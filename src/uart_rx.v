==> flow/design.v <==
module  uart_rx(
        input                   clk                    ,
        input                   rst_n                 ,
        input                   rs232_rx                ,
        output 	reg         [ 7:0]  rx_data           ,
		output	reg				rx_data_vld			
);
localparam      BAUD_END        =       434                    ;
localparam      BAUD_M          =       BAUD_END/2 - 1          ;
localparam      BIT_END         =       10                       ;
reg                             rx_r1                           ;
reg                             rx_r2                           ;
reg                             rx_r3                           ;
reg                             rx_flag                         ;
reg     [12:0]                  baud_cnt                        ;
wire                            bit_tick                        ;
reg     [ 3:0]                  bit_cnt                         ;
wire                            rx_neg_flag                          ;
assign  rx_neg_flag  =       ~rx_r2 & rx_r3;
always  @(posedge clk) begin
        rx_r1   <=      rs232_rx;
        rx_r2   <=      rx_r1;
        rx_r3   <=      rx_r2;
end
always  @(posedge clk or negedge rst_n) begin
        if(rst_n == 1'b0)
                rx_flag <=      1'b0;
        else if(bit_cnt == 0 && rx_neg_flag == 1'b1)
                rx_flag <=      1'b1;
        else if(bit_cnt == BIT_END-1 && bit_tick == 1'b1)
                rx_flag <=      1'b0;
end
always  @(posedge clk or negedge rst_n) begin
        if(rst_n == 1'b0)
                baud_cnt        <=      'd0;
        else if(bit_cnt == BIT_END)
                baud_cnt        <=      'd0;
        else if(baud_cnt == BAUD_END)
                baud_cnt        <=      'd0;
        else if(rx_flag == 1'b1)
                baud_cnt        <=      baud_cnt + 1'b1;
        else
                baud_cnt        <=      'd0;
end
assign bit_tick	=	baud_cnt == BAUD_M?1'b1:1'b0;
always  @(posedge clk or negedge rst_n) begin
        if(rst_n == 1'b0)
                bit_cnt <=      'd0;
        else if(bit_cnt == BIT_END) 
                bit_cnt <=      'd0;
        else if(bit_tick == 1'b1)
                bit_cnt <=      bit_cnt + 1'b1;
end
always  @(posedge clk or negedge rst_n) begin
        if(rst_n == 1'b0)
                rx_data <=      'd0;
        else if(bit_tick == 1'b1 && bit_cnt >= 'd1 && bit_cnt <= 'd8)
                rx_data <=      {rx_r2, rx_data[7:1]};
end
always  @(posedge clk or negedge rst_n) begin
        if(rst_n == 1'b0)
                rx_data_vld <=      1'b0;
        else if(bit_cnt == 8 && bit_tick == 1'b1)
                rx_data_vld <=      1'b1;
        else
                rx_data_vld <=      1'b0;
end
endmodule
# Step by step through the tools: uart_rx
# The steps from the RTL of uart_rx to its reports follow in flow order.
# Line numbers count from 1 in the design file above.
# Operators: Yosys type, input widths -> output width; for muxes data width and select width s.
# Cell names lack the library's common part.
# Not given: --
# inputs
top,uart_rx
clk_port,clk
lib,sky130hd
pvt_corner,tt_025C_1v80

# Elaborated design
# Yosys after proc, flatten, opt, wreduce and memory -nomap, before mapping. Memory bits, and registers merged into a memory's read port (data or address), are not among the register bits. Print and check cells are not counted. Equal cells are merged and count once.
# op_classes
n_addsub,2
reduce_and_logical,8
bitwise,2
n_cmp,2
eq_ne,5
muxes,9
# op_table
operator,count
$mux 13,3
$add 13x1->13 const B,1
$eq 13x8->1 const B,1
$eq 13x9->1 const B,1
$eq 4x4->1 const B,3
$mux 4,2
$logic_and 1x1->1,5
$reduce_bool 2->1,2
$add 4x1->4 const B,1
$ge 4x1->1 const B,1
$le 4x4->1 const B,1
$logic_not 4->1,1
$mux 1,4
$and 1x1->1,1
$not 1->1,1
# word_totals
input_bits,3
regBits,30
output_inout_bits,9
word_cells,36

# Depth
# Yosys ltp: most cells in a row. Word level: on the elaborated netlist, between registers, memories and ports. Mapped: between sequential cells and ports; inverters and the memories' decode and read muxes count.
# depth
depth_word,5
ABC_AREA,1
mapped_depth,9
ltp_nobuf,9

# After synthesis
# The flow's flattened synthesis, as Yosys stat reports it; memories are mapped. The netlist is that of the ABC_AREA named above (0 if unset); the other value can give another one.
# types
cell,count,type_area_um2
dfrtp_1,27,675.648
nand2_1,66,247.738
nor2_1,33,123.869
inv_1,23,86.333
dfxtp_1,3,60.058
nor2_4,5,56.304
nand3_1,11,55.053
ha_1,3,37.536
xor2_1,4,35.034
nand2_2,5,31.28
nand4_1,4,25.024
nand3_2,2,20.019
nor2_2,3,18.768
nand3_4,1,17.517
xnor2_1,2,17.517
inv_2,4,15.014
o21ai_0,2,10.01
o21ai_1,2,10.01
# Other cell types: 4; their cells: 4.
# synth_totals
flip_flops,30
synth_area_um2,1567.8
seq_area_um2,735.7
cell_count,204
buffers,0

# Worst setup path after synthesis
# Path of least setup slack by OpenSTA after synthesis, without wires, with an ideal clock, recovery checks aside; 20% of the period is set as input and as output delay. Where synthesis merged equal registers, the netlist keeps one of their names.
# synth_timing
path_kind,register to register
from,register baud_cnt[0]
to,register rx_data[1]
t_first_pin_ns,0.000
required_time_ns,1.583
setup_ns,0.117
arrival_ns,1.227
setup_slack_ns,0.356
delay_ns,1.344
period_ns,1.7
driving_pins,10
n_path_buf,0
period_less_setup_slack_ns,1.344
# "delay_ns" is the arrival time less input delay plus setup time.
# "driving_pins" counts driving pins, that of a launching flip-flop among them; a cell with two outputs on the path counts twice.
# "period_less_setup_slack_ns" = period - worst setup slack (recovery checks aside). The figure is calculated, with input and output delays left at 20% of the set period.
# The rows between start and end are the longest chain of elaborated cells between them; the timing report does not say that the signal goes this way. Where chains are equally long, one stands for them.
# Each line given opens the expression or statement behind the cell; cells for indexed reads and writes are added by Yosys, which also makes memories of some case tables.
# A register here has more assigning lines than the two given.
# synth_between
cell_sequence,dfrtp_1 -> inv_1 -> ha_1 -> nand2_1 -> nor2_4 -> inv_1 -> nor2_2 -> nand2_2 -> nand2_1 -> nand2_1
elab_chain_len,4
cone_cells,4
lines_between,2
classes_between,eq/ne: 1; mux: 1; reduce/logical: 2
# synth_rtl
item,line_no,text
"start, declared",15,reg     [12:0]                  baud_cnt                        ;
"start, assigned",35,baud_cnt        <=      'd0;
"start, assigned",41,baud_cnt        <=      baud_cnt + 1'b1;
$eq 13x8->1,45,assign bit_tick = baud_cnt == BAUD_M?1'b1:1'b0;
$mux 1,45,
$logic_and 1x1->1 x2,57,else if(bit_tick == 1'b1 && bit_cnt >= 'd1 && bit_cnt <= 'd8)
"end, assigned",56,rx_data <=      'd0;
"end, assigned",58,"rx_data <=      {rx_r2, rx_data[7:1]};"
"end, declared",5,"output reg [ 7:0] rx_data ,"

# Path in the finished layout
# From the final timing report of entry B: the path of least setup slack in the routed layout; clock arrival at registers is part of the times.
# layout_timing
path_kind,register to output
from,register rx_data[2]
to,output rx_data[2]
output_delay_ns,0.43
driving_pins,2
n_path_buf,1
setup_slack_ns,0.44
period_ns,2.14
arrival_ns,1.28
t_first_pin_ns,0.33
required_time_ns,1.71
# layout_between
cell_sequence,dfrtp_1 -> clkdlybuf4s50_1
elab_chain_len,0
cone_cells,0
lines_between,0
# layout_rtl
item,line_no,text
"start, declared",5,"output reg [ 7:0] rx_data ,"
"start, assigned",56,rx_data <=      'd0;
"start, assigned",58,"rx_data <=      {rx_r2, rx_data[7:1]};"
"end, declared",5,

# Flow measurements of uart_rx on sky130hd: 2 stored runs with different settings, listed in no order. Input and output delays are each 20% of the period that was set; the output load is 0.01 pF.
# "period_less_ws_ns" = clock period - worst setup slack. The figure is calculated, with input and output delays left at 20% of the set period.
# By "timing.worst_path_ns" is meant the share of the clock period that the worst setup path is allowed (20% is reserved at inputs, 20% at outputs), minus its slack. Clock arrival times at its registers enter into it.
# By "total_power_uw" is meant OpenSTA's value without simulated activity: inputs other than the clock are taken to toggle once in ten clock periods, and the tool carries that through the logic.
# A setting shown as n/a is not set for that run.
# Results: n/a = not shown.
run,period_ns,CORE_UTILIZATION,SETUP_SLACK_MARGIN,PLACE_DENSITY,CORE_ASPECT_RATIO,CELL_PAD_IN_SITES_GLOBAL_PLACEMENT,ABC_AREA,GPL_TIMING_DRIVEN,CAP_MARGIN,CORE_MARGIN,SLEW_MARGIN,PLACE_DENSITY_LB_ADDON,HOLD_SLACK_MARGIN,GPL_ROUTABILITY_DRIVEN,MIN_ROUTING_LAYER,stdcell_area_um2,final_setup_ws_ns,hold_worst_slack_ns,die_footprint_um2,period_less_ws_ns,total_power_uw,timing.worst_path_ns,timing.worst_path_kind,synth_area_um2
entry A,3.04,61,-0.21,0.48,0.82,2,1,1,20,2,20,n/a,n/a,n/a,n/a,n/a,n/a,n/a,n/a,n/a,n/a,n/a,n/a,n/a
entry B,2.14,68,n/a,n/a,n/a,n/a,1,n/a,20,2,20,0.13,0.06,1,met1,1780.5,0.437,0.339,2705.6,1.703,1406,1.28,register to output,1567.8
# Entry A: unfinished; error GPL-0301 in placement
