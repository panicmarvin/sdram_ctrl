==> flow/design.v <==
module  uart_tx(
        input                   clk                    ,
        input                   rst_n                 ,
        output                  rs232_tx                ,
        input                   rfifo_empty             ,
        output  reg             rfifo_rd_en             ,
        input           [ 7:0]  rfifo_rd_data           ,
		output	reg				data_vld
);
localparam      BAUD_END        =       434                    ;
localparam      BAUD_M          =       BAUD_END/2 - 1          ;
localparam      BIT_END         =       9                       ;
localparam		IDLE			=		3'b001;
localparam		START			=		3'b010;
localparam		TRANS			=		3'b100;
reg     [2:0] 					nx_state,cu_state;
reg                       		tx_trig_r           ;
reg     [ 7:0]                  tx_data           ;
reg     [12:0]                  baud_cnt                        ;
wire                            bit_flag                        ;
reg     [ 3:0]                  bit_cnt                         ;
wire                            tx_trig                         ;
always  @(posedge clk or negedge rst_n) begin
        if(rst_n == 1'b0)
                baud_cnt        <=      'd0;
        else if(baud_cnt == BAUD_END)
                baud_cnt        <=      'd0;
        else if(cu_state==TRANS)
                baud_cnt        <=      baud_cnt + 1'b1;
        else
                baud_cnt        <=      'd0;
end
assign bit_flag=baud_cnt==BAUD_END?1'b1:1'b0;
always  @(posedge clk or negedge rst_n) begin
        if(rst_n == 1'b0)
                bit_cnt <=      'd0;
        else if(bit_flag == 1'b1 && bit_cnt == BIT_END)
                bit_cnt <=      'd0;
        else if(bit_flag == 1'b1)
                bit_cnt <=      bit_cnt + 1'b1;
end
always  @(posedge clk or negedge rst_n) begin
        if(rst_n == 1'b0)
                rfifo_rd_en     <=      1'b0;
        else if(rfifo_empty == 1'b0 && cu_state == IDLE && rfifo_rd_en==1'b0)
                rfifo_rd_en     <=      1'b1;
        else
                rfifo_rd_en     <=      1'b0;
end
assign	tx_trig = rfifo_rd_en;
always  @(posedge clk) begin
        tx_trig_r        <=      tx_trig;
		  data_vld       <=      tx_trig_r;
end
always  @(posedge clk or negedge rst_n) begin
        if(rst_n == 1'b0)
                tx_data      <=      'd1;
        else if(data_vld==1'b1)
				tx_data		<=	 rfifo_rd_data ;
		else if(cu_state==TRANS&&bit_flag==1'b1&&bit_cnt>=1)
				tx_data		<=	{1'b1,tx_data[7:1]};
end
always  @(posedge clk or negedge rst_n) begin
        if(rst_n == 1'b0)
                cu_state     <=      IDLE;
        else 
				cu_state     <=      nx_state;
end
always  @(*) begin
        if(rst_n == 1'b0)
                nx_state     =      IDLE;
        else
				case(cu_state)
					IDLE:
							if(tx_trig)
								nx_state	=	START;
							else
								nx_state	=	IDLE;
					START:
							if(data_vld==1'b1)
								nx_state	=	TRANS;
							else
								nx_state	=	START;
					TRANS:
							if(bit_flag&&bit_cnt==BIT_END)
								nx_state	=	IDLE;
							else
								nx_state	=	TRANS;
				default:nx_state=IDLE;
				endcase
		end
assign 				rs232_tx = cu_state==TRANS?(bit_cnt==0?1'b0:tx_data[0]):1'b1;
endmodule
== Step by step through the tools: uart_tx ==
The steps from the RTL of uart_tx to its reports follow in flow order.
Lines are those of the file above, counted from 1.
Operators: Yosys type, input widths -> output width; for muxes data width and select width s.
Cell names lack the library's common part.
A cell with -- has no value.
Inputs
  top module: uart_tx
  clock port: clk
  standard-cell library: sky130hd
  timing corner: tt_025C_1v80

== Word level ==
Yosys after proc, flatten, opt, wreduce and memory -nomap, before mapping. Memory bits, and registers merged into a memory's read port (data or address), are not among the register bits. Print and check cells are not counted. Equal cells are merged and count once.
Cells by class
  bitwise gates (word level): 2
  order comparisons: 1
  muxes and demuxes: 15
  reductions and logical operators: 8
  equal/unequal tests: 5
  add/sub/neg operators: 2
Operators with widths (count)
  $mux 13: 2
  $mux 8: 2
  $add 13x1->13 const B: 1
  $eq 13x9->1 const B: 1
  $pmux 3 s3: 1
  $mux 3: 3
  $mux 4: 2
  $logic_and 1x1->1: 5
  $reduce_bool 2->1: 2
  $add 4x1->4 const B: 1
  $ge 4x1->1 const B: 1
  $eq 4x4->1 const B: 1
  $logic_not 4->1: 1
  $mux 1: 4
  $eq 3x1->1 const B: 1
  $eq 3x2->1 const B: 1
  $eq 3x3->1 const B: 1
  $not 1->1: 2
  $mux 2: 1
Storage and ports
  output and inout port bits: 3
  bits of input ports: 11
  register bits: 31
  word-level cells: 40

== Logic depth ==
Longest topological path by Yosys (ltp), each cell counted once; first at word level (registers and memories cut), then after technology mapping (sequential cells cut; the memories' decode and read muxes count).
Depth
  depth in word-level cells: 6
  ABC_AREA: 0
  gate-level depth with buffers: 7
  gate-level depth less buffers: 6

== Netlist ==
Source: synth_stat.txt of the flow (Yosys; design flattened, memories mapped). It holds for the ABC_AREA given above (unset counts as 0); a run with the other value may have another netlist.
Totals and module areas in this step are rounded.
Mapped netlist
  flip-flops: 31
  mapped area: 0.001521 sq mm
  buffers: 4
  sequential area: 0.0007682 sq mm
  cell count: 147
Cells by type
  dfrtp_1: count 27, area in all 675.648 sq um
  xnor2_1: count 9, area in all 78.826 sq um
  ha_1: count 6, area in all 75.072 sq um
  nor2_1: count 19, area in all 71.318 sq um
  a2bb2oi_1: count 7, area in all 61.309 sq um
  nand3_1: count 11, area in all 55.053 sq um
  dfstp_2: count 2, area in all 52.55 sq um
  o21ai_0: count 10, area in all 50.048 sq um
  a31oi_1: count 7, area in all 43.792 sq um
  dfxtp_1: count 2, area in all 40.038 sq um
  nand2_1: count 9, area in all 33.782 sq um
  inv_1: count 8, area in all 30.029 sq um
  buf_6: count 2, area in all 22.522 sq um
  nor4_1: count 3, area in all 18.768 sq um
  xor2_1: count 2, area in all 17.517 sq um
  nor3_4: count 1, area in all 16.266 sq um
  and3_1: count 2, area in all 12.512 sq um
  o211ai_2: count 1, area in all 12.512 sq um
Other cell types: 19; their cells: 19.

== Timing after synthesis ==
OpenSTA on the mapped netlist: ideal clock, no wires. The path of least setup slack (recovery checks aside). Input and output delay are each 20% of the period. Register names are those of the netlist, which keeps one name where synthesis merged equal registers.
Timing path post-synthesis
  path type: reg2reg
  from: reg baud_cnt[10]
  to: reg bit_cnt[3]
  path delay: 1.816 ns
  data required time: 2.753 ns
  stages on the path: 6
  buffers on the path: 1
  launch time at the first pin: 0.000 ns
  setup slack: 1.064 ns
  setup time: 0.127 ns
  data arrival time: 1.689 ns
  clock period: 2.88 ns
  synthesis period reached: 1.816 ns
"path delay" is the arrival time less input delay plus setup time.
"stages on the path" counts driving pins, that of a launching flip-flop among them; a cell with two outputs on the path counts twice.
"synthesis period reached" is the clock period less the worst setup slack; recovery checks do not enter. This is arithmetic on one report: input and output delays are still those of the set period (20% each).
Between the ends stands the longest chain of elaborated cells between them, by number of cells; it is not shown to be the way that was timed. Of several equally long chains one is given.
A line is the first line of the expression or statement that the cell stems from. Yosys adds cells for indexed reads and writes and turns some case tables into memories.
A register here has more assigning lines than the two given.
Between the ends, post-synthesis
  path through: dfrtp_1 or4_4 or3_4 buf_6 o21ai_1 o31ai_2
  cells in the longest elaborated chain: 4
  elaborated cells on any way between the ends: 6
  classes of those cells: eq/ne (1); mux (3); reduce/logical (2)
Ends and longest elaborated chain, post-synthesis
  from (decl): RTL line 19  | reg     [12:0]                  baud_cnt                        ;
  from (assign): RTL line 25  | baud_cnt        <=      'd0;
  from (assign): RTL line 29  | baud_cnt        <=      baud_cnt + 1'b1;
  $eq 13x9->1: RTL line 33  | assign bit_flag=baud_cnt==BAUD_END?1'b1:1'b0;
  $mux 1: RTL line 33
  $mux 4: RTL line 39  | else if(bit_flag == 1'b1)
  $mux 4: RTL line 37  | else if(bit_flag == 1'b1 && bit_cnt == BIT_END)
  to (assign): RTL line 36  | bit_cnt <=      'd0;
  to (assign): RTL line 40  | bit_cnt <=      bit_cnt + 1'b1;
  to (decl): RTL line 21  | reg     [ 3:0]                  bit_cnt                         ;

== Timing after layout ==
From the final timing report of entry A: the path of least setup slack in the routed layout; clock arrival at registers is part of the times.
Timing path post-layout
  path type: reg2reg
  from: reg baud_cnt[3]
  to: reg bit_cnt[2]
  data required time: 2.57 ns
  buffers on the path: 1
  setup slack: 0.60 ns
  setup time: 0.11 ns
  launch time at the first pin: 0.32 ns
  stages on the path: 6
  clock period: 2.36 ns
  data arrival time: 1.98 ns
Between the ends stands the longest chain of elaborated cells between them, by number of cells; it is not shown to be the way that was timed. Of several equally long chains one is given.
A register here has more assigning lines than the two given.
Between the ends, post-layout
  path through: dfrtp_1 or4_4 nor3_4 buf_4 nand2_1 mux2_2
  cells in the longest elaborated chain: 4
  elaborated cells on any way between the ends: 6
  classes of those cells: eq/ne (1); mux (3); reduce/logical (2)
Ends and longest elaborated chain, post-layout
  from (decl): RTL line 19  | reg     [12:0]                  baud_cnt                        ;
  from (assign): RTL line 25  | baud_cnt        <=      'd0;
  from (assign): RTL line 29  | baud_cnt        <=      baud_cnt + 1'b1;
  $eq 13x9->1: RTL line 33  | assign bit_flag=baud_cnt==BAUD_END?1'b1:1'b0;
  $mux 1: RTL line 33
  $mux 4: RTL line 39  | else if(bit_flag == 1'b1)
  $mux 4: RTL line 37  | else if(bit_flag == 1'b1 && bit_cnt == BIT_END)
  to (assign): RTL line 36  | bit_cnt <=      'd0;
  to (assign): RTL line 40  | bit_cnt <=      bit_cnt + 1'b1;
  to (decl): RTL line 21  | reg     [ 3:0]                  bit_cnt                         ;

==> runs of uart_tx <==
Record of 2 stored runs of the RTL-to-layout flow on uart_tx, platform sky130hd. The runs are unordered. Constraints: input delay and output delay 20% of the set period each, output load 0.01 pF.
"power" rests on the timing tool's default activity at the inputs, not on a simulated workload.
Measured values are rounded.
[entry A] settings: period_ns=2.36, CORE_UTILIZATION=51, SETUP_SLACK_MARGIN=0.65, PLACE_DENSITY_LB_ADDON=0.24, CORE_MARGIN=3, TNS_END_PERCENT=95, CTS_CLUSTER_SIZE=90, CAP_MARGIN=20, SLEW_MARGIN=20
[entry A] result: chip area after synthesis (Yosys) 0.001521 sq mm, die area 0.003675 sq mm, standard-cell area of the final layout 0.001977 sq mm, worst setup slack after layout 0.596 ns, power 1071 uW
[entry B] settings: period_ns=1.88, CORE_UTILIZATION=21, SETUP_SLACK_MARGIN=0.51, PLACE_DENSITY_LB_ADDON=0.24, CORE_ASPECT_RATIO=1.21, CORE_MARGIN=3, CELL_PAD_IN_SITES_DETAIL_PLACEMENT=0, ABC_AREA=1, CTS_CLUSTER_DIAMETER=138, CAP_MARGIN=35, SLEW_MARGIN=20
[entry B] result: chip area after synthesis (Yosys) 0.001735 sq mm, die area 0.009395 sq mm, standard-cell area of the final layout 0.002354 sq mm, worst setup slack after layout 0.355 ns, power 1476 uW
